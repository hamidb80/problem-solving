==> flow/design.v <==
module pipeline_2(
    input clk, 
    input [7:0] a, b, c, d, e, 
    output reg [15:0] f
  );
  reg [7:0] c_d, temp1, temp2, temp3, temp3_d;
  always @ ( posedge clk) begin
    temp1 <= a | b;
    c_d <= c;
    temp2 <= temp1 + c_d;
    temp3 <= d & e;
    temp3_d <= temp3;
    f <= temp2 * temp3_d;
  end
endmodule
### Step by step through the tools: pipeline_2

What the tools print for pipeline_2, step after step.
Line numbers count from 1 in the design file above.
Library cell names are shortened.
Not given: n/a

| inputs | value |
|---|---|
| top module | pipeline_2 |
| clock port | clk |
| standard-cell library | sky130hd |
| library corner | tt_025C_1v80 |

### After elaboration

Source: Yosys, flattened and elaborated, memories not mapped. Widths are those after wreduce; folded enables and synchronous resets count as part of the registers. Registers that Yosys merges into a memory's read port (data or address) are not register bits. Print and check cells do not count. Equal cells are merged and count once.

| bit counts | value |
|---|---|
| bits of input ports | 41 |
| flip-flop bits (word level) | 56 |
| word-level cells | 10 |
| output and inout bits | 16 |

| cells by class | value |
|---|---|
| multiply operators | 1 |
| add/subtract/negate cells | 1 |
| bitwise operators | 2 |

Operator list:

| operator | count |
|---|---|
| multiplier 8 x 8 -> 16 bit | 1 |
| adder 8 bit | 1 |
| bitwise AND 8 bit | 1 |
| bitwise OR 8 bit | 1 |

### Depth

Longest topological path by Yosys (ltp), each cell counted once; first at word level (registers and memories cut), then after technology mapping (sequential cells cut; the memories' decode and read muxes count).

| depth | value |
|---|---|
| word-level depth | 1 |
| ABC_AREA | 0 |
| mapped depth | 15 |

### Mapped cells and area

Yosys stat after the flow's synthesis: flattened, memories mapped to cells. It holds for the ABC_AREA given above (unset counts as 0); a run with the other value may have another netlist.
The area totals of this step are shown rounded.

Cells by type:

| type | count |
|---|---|
| dfxtp_1 | 56 |
| fa_1 | 37 |
| ha_1 | 43 |
| and2_1 | 60 |
| inv_1 | 55 |
| xnor2_1 | 10 |
| nand2_1 | 16 |
| a21oi_1 | 11 |
| or2_2 | 8 |
| nor2_1 | 11 |
| nor3_1 | 8 |
| xor2_1 | 4 |
| and3_1 | 4 |
| nor2b_1 | 4 |
| o21ai_0 | 5 |
| a21o_1 | 3 |
| o21a_1 | 3 |
| nand3_1 | 4 |

Not listed: further types 17, cells in them 19.

| synthesis totals | value |
|---|---|
| cell count | 361 |
| area of sequential cells | 1,120 µm² |
| flip-flops | 56 |
| synthesis area | 3,650 µm² |

### Worst setup path after synthesis

Source: OpenSTA report_checks on the synthesized netlist (no wires, ideal clock, input and output delay 20% of the period each), path of least setup slack; recovery checks are left aside. Register names are those of the netlist, which keeps one name where synthesis merged equal registers.

| timing path after synthesis | value |
|---|---|
| path kind | register to register |
| start point | reg temp3_d[7] |
| end point | reg f[12] |
| stages | 15 |
| data arrival time | 4,125 ps |
| launch time at the first pin | 0 ps |
| buffers on the path | 0 |
| path delay | 4,187 ps |
| setup time | 62 ps |
| slack | 1,163 ps |
| data required time | 5,288 ps |
| clock period | 5,350 ps |
| synthesis period reached | 4,187 ps |

"path delay" is the arrival time less input delay plus setup time.
"stages" counts driving pins, that of a launching flip-flop among them; a cell with two outputs on the path counts twice.
"synthesis period reached" is the clock period less the worst setup slack; recovery checks do not enter. This is arithmetic on one report: input and output delays are still those of the set period (20% each).
The rows between start and end are the longest chain of elaborated cells between them; the timing report does not say that the signal goes this way. Where chains are equally long, one stands for them.
A line is the first line of the expression or statement that the cell stems from. Yosys adds cells for indexed reads and writes and turns some case tables into memories.

| between the ends, after synthesis | value |
|---|---|
| path through | dfxtp_1 > nand2_1 > fa_1 > fa_1 > inv_1 > fa_1 > inv_1 > fa_1 > inv_1 > ha_1 > and3_1 > a221oi_2 > a21oi_2 > or4_1 > nand3_1 |
| length of the longest elaborated chain | 1 |
| elaborated cells between the ends (all ways) | 1 |
| classes of those cells | mul: 1 |

Ends and longest elaborated chain, after synthesis:

| what | RTL line | RTL |
|---|---|---|
| from (decl) | 6 | `reg [7:0] c_d, temp1, temp2, temp3, temp3_d;` |
| from (assign) | 12 | `temp3_d <= temp3;` |
| multiplier 8 x 8 -> 16 bit | 13 | `f <= temp2 * temp3_d;` |
| to (assign) | 13 |  |
| to (decl) | 4 | `output reg [15:0] f` |

### Worst path after layout

Path of least setup slack in the final report of run 1 (OpenROAD, finished layout, wires in). Where an end is a register, its clock arrival counts in the times.
The report prints the path's times to 10 ps; the period is as set.

| timing path post-layout | value |
|---|---|
| path kind | register to register |
| start point | reg temp3_d[2] |
| end point | reg f[14] |
| setup time | 100 ps |
| launch time at the first pin | 310 ps |
| data arrival time | 4,170 ps |
| data required time | 4,170 ps |
| stages | 16 |
| clock period | 3,960 ps |
| buffers on the path | 2 |
| slack | 0 ps |

The rows between start and end are the longest chain of elaborated cells between them; the timing report does not say that the signal goes this way. Where chains are equally long, one stands for them.

| between the ends, post-layout | value |
|---|---|
| path through | dfxtp_4 > buf_6 > nand2_2 > fa_1 > fa_1 > inv_1 > fa_1 > inv_1 > fa_1 > inv_2 > ha_4 > and3_4 > a221oi_4 > a21oi_2 > buf_4 > a311o_2 |
| length of the longest elaborated chain | 1 |
| elaborated cells between the ends (all ways) | 1 |
| classes of those cells | mul: 1 |

Ends and longest elaborated chain, post-layout:

| what | RTL line | RTL |
|---|---|---|
| from (decl) | 6 | `reg [7:0] c_d, temp1, temp2, temp3, temp3_d;` |
| from (assign) | 12 | `temp3_d <= temp3;` |
| multiplier 8 x 8 -> 16 bit | 13 | `f <= temp2 * temp3_d;` |
| to (assign) | 13 |  |
| to (decl) | 4 | `output reg [15:0] f` |

# Flow runs of pipeline_2

Measured data: module pipeline_2, platform sky130hd, 2 stored runs of the flow under differing settings, order arbitrary. Input and output delays are each 20% of the period that was set; the output load is 0.01 pF.
"power consumption": no workload was simulated; the value follows from the tool's default switching activity.
Results are given in rounded form.

#### Run 1

| setting | value |
|---|---|
| period_ns | `3.96` |
| CORE_UTILIZATION | `60` |
| SETUP_SLACK_MARGIN | `0.89` |
| PLACE_DENSITY | `0.38` |
| GPL_ROUTABILITY_DRIVEN | `1` |
| CTS_CLUSTER_SIZE | `32` |
| CTS_CLUSTER_DIAMETER | `59` |
| MAX_ROUTING_LAYER | `met4` |
| CAP_MARGIN | `20` |
| CORE_MARGIN | `2` |
| SLEW_MARGIN | `20` |

| result | value |
|---|---|
| chip area after synthesis (Yosys) | 3,650 µm² |
| full die area | 6,730 µm² |
| area of the standard cells in the finished layout | 4,930 µm² |
| final utilization | 83.3% |
| worst slack on setup checks | -3 ps |
| power consumption | 0.00257 W |

#### Run 2

| setting | value |
|---|---|
| period_ns | `6.09` |
| CORE_UTILIZATION | `23` |
| SETUP_SLACK_MARGIN | `-0.58` |
| PLACE_DENSITY_LB_ADDON | `0.19` |
| CELL_PAD_IN_SITES_DETAIL_PLACEMENT | `0` |
| ABC_AREA | `0` |
| GPL_TIMING_DRIVEN | `1` |
| CTS_CLUSTER_SIZE | `79` |
| CTS_CLUSTER_DIAMETER | `175` |
| CAP_MARGIN | `15` |
| CORE_MARGIN | `2` |
| SLEW_MARGIN | `20` |

| result | value |
|---|---|
| chip area after synthesis (Yosys) | 3,650 µm² |
| full die area | 16,900 µm² |
| area of the standard cells in the finished layout | 4,650 µm² |
| final utilization | 29.6% |
| worst slack on setup checks | 1,650 ps |
| power consumption | 0.00143 W |
